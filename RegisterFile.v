==> flow/design.v <==
`timescale 1ns / 1ps
module RegisterFile(ReadRegister1, ReadRegister2, WriteRegister, WriteData, RegWrite, nowrite, Clk, ReadData1, ReadData2, s1, s2, s3, s4, writeRA, PCounter);
	input [4:0] ReadRegister1, ReadRegister2, WriteRegister;
    input [31:0] WriteData, PCounter;
    input RegWrite, Clk, nowrite, writeRA;
    reg [31:0] register [0:31];
    integer i = 0;
    output [31:0] s1, s2, s3, s4;	
    output [31:0] ReadData1, ReadData2;
    initial begin
         for(i=0; i < 32; i=i+1)
                register[i] = 0;
    end
   assign ReadData1 = register[ReadRegister1];
   assign ReadData2 = register[ReadRegister2]; 
   always@( negedge Clk) begin
            if(writeRA == 1)
               register[31] <= (PCounter + 4) >> 2;  
            if(RegWrite == 1 && nowrite != 1)
               register[WriteRegister] <= WriteData;
       end
       assign s1 = register[17];
       assign s2 = register[18];
       assign s3 = register[19];
       assign s4 = register[20];
endmodule
# From RTL to reports: RegisterFile
# The steps from the RTL of RegisterFile to its reports follow in flow order.
# Lines are those of the file above, counted from 1.
# Cell names lack the library's common part.
# Not given: --
[inputs] top_module="RegisterFile" clk_port="Clk" cell_library="sky130hd" corner="tt_025C_1v80"

# Word level
# Source: Yosys, flattened and elaborated, memories not mapped. Widths are those after wreduce; folded enables and synchronous resets count as part of the registers. Registers that Yosys merges into a memory's read port (data or address) are not register bits. Print and check cells do not count. Equal cells are merged and count once.
# Yosys's memory passes give these memory sizes; they may raise the number of words (mostly to a power of two), join words into wider ones and drop unused or constant bits.
[op_classes] add_sub_neg=1 mux=5 bitwise=1 n_reduce_logical=1
[ops] op="32-bit two-way mux" n=2
[ops] op="32-bit by 3-bit adder with 32-bit output (second input constant)" n=1
[ops] op="5-bit two-way mux" n=1
[ops] op="1-bit two-way mux" n=2
[ops] op="1-bit logical AND" n=1
[ops] op="1-bit NOT" n=1
[word_totals] n_memories=1 word_cells=9 ramBits=1024 register_bits=0 output_inout_bits=192 inputBits=83
[mem_list] memory="register" size=32 word_bits=32 line_no=6 rtl="reg [31:0] register [0:31];"

# Longest topological paths
# Yosys ltp: most cells in a row. Word level: on the elaborated netlist, between registers, memories and ports. Mapped: between sequential cells and ports; inverters and the memories' decode and read muxes count.
[logic_depth] ltp_word=3 abc_area=0 ltp_mapped=8 mapped_depth_nobuf=6

# Mapped cells and area
# Yosys stat after the flow's synthesis: flattened, memories mapped to cells. It holds for the ABC_AREA given above (unset counts as 0); a run with the other value may have another netlist.
[synth_totals] synth_area_mm2=0.0492835 sequential_area_mm2=0.0307495 mapped_cells=3541 ff_cells=1024 n_buf=259
[types] type="edfxtp_1" n=1024 type_area_um2=3.07E+04
[types] type="mux2i_1" n=1024 type_area_um2=1.02E+04
[types] type="a22oi_1" n=192 type_area_um2=1.44E+03
[types] type="a22o_1" n=128 type_area_um2=1.12E+03
[types] type="nand3_1" n=201 type_area_um2=1.01E+03
[types] type="a21oi_1" n=197 type_area_um2=985.946
[types] type="nand2_1" n=233 type_area_um2=874.589
[types] type="buf_2" n=114 type_area_um2=570.547
[types] type="clkbuf_1" n=114 type_area_um2=427.91
[types] type="a31oi_1" n=64 type_area_um2=400.384
[types] type="nor3_1" n=66 type_area_um2=330.317
[types] type="nor2_1" n=46 type_area_um2=172.666
[types] type="xnor2_1" n=14 type_area_um2=122.618
[types] type="xor2_1" n=14 type_area_um2=122.618
[types] type="o21ai_0" n=23 type_area_um2=115.11
[types] type="buf_1" n=21 type_area_um2=78.826
[types] type="buf_4" n=10 type_area_um2=75.072
[types] type="nand4_1" n=8 type_area_um2=50.048
# Not listed: further types 19, cells in them 48.

## Implementation results

Stored flow runs of RegisterFile (2 of them; Yosys, OpenROAD, sky130hd). They differ in their settings and are not a sequence. Constraints: input delay and output delay 20% of the set period each, output load 0.01 pF.
"power": no workload was simulated; the value follows from the tool's default switching activity.
[record 1] settings: period_ns=8.53, CORE_UTILIZATION=58, PLACE_DENSITY_LB_ADDON=0.11, CELL_PAD_IN_SITES_GLOBAL_PLACEMENT=3, GPL_TIMING_DRIVEN=0, GPL_ROUTABILITY_DRIVEN=1, CTS_CLUSTER_SIZE=29, CTS_CLUSTER_DIAMETER=127, SLEW_MARGIN=35, MIN_ROUTING_LAYER=met2, CAP_MARGIN=20, CORE_MARGIN=2
[record 1] result: did not finish, placement stopped with FLW-0024
[record 2] settings: period_ns=5.58, CORE_UTILIZATION=26, PLACE_DENSITY=0.92, CELL_PAD_IN_SITES_GLOBAL_PLACEMENT=1, CTS_CLUSTER_SIZE=33, CAP_MARGIN=20, CORE_MARGIN=2, SLEW_MARGIN=20
[record 2] result: chip area after synthesis (Yosys) 0.0492835 mm2, die area 0.19305 mm2, standard-cell area of the final layout 0.0689286 mm2, utilization 36.7%, worst setup slack after layout -679 ps, total negative slack -31374 ps, worst hold slack 2958 ps, power 0.021296 W
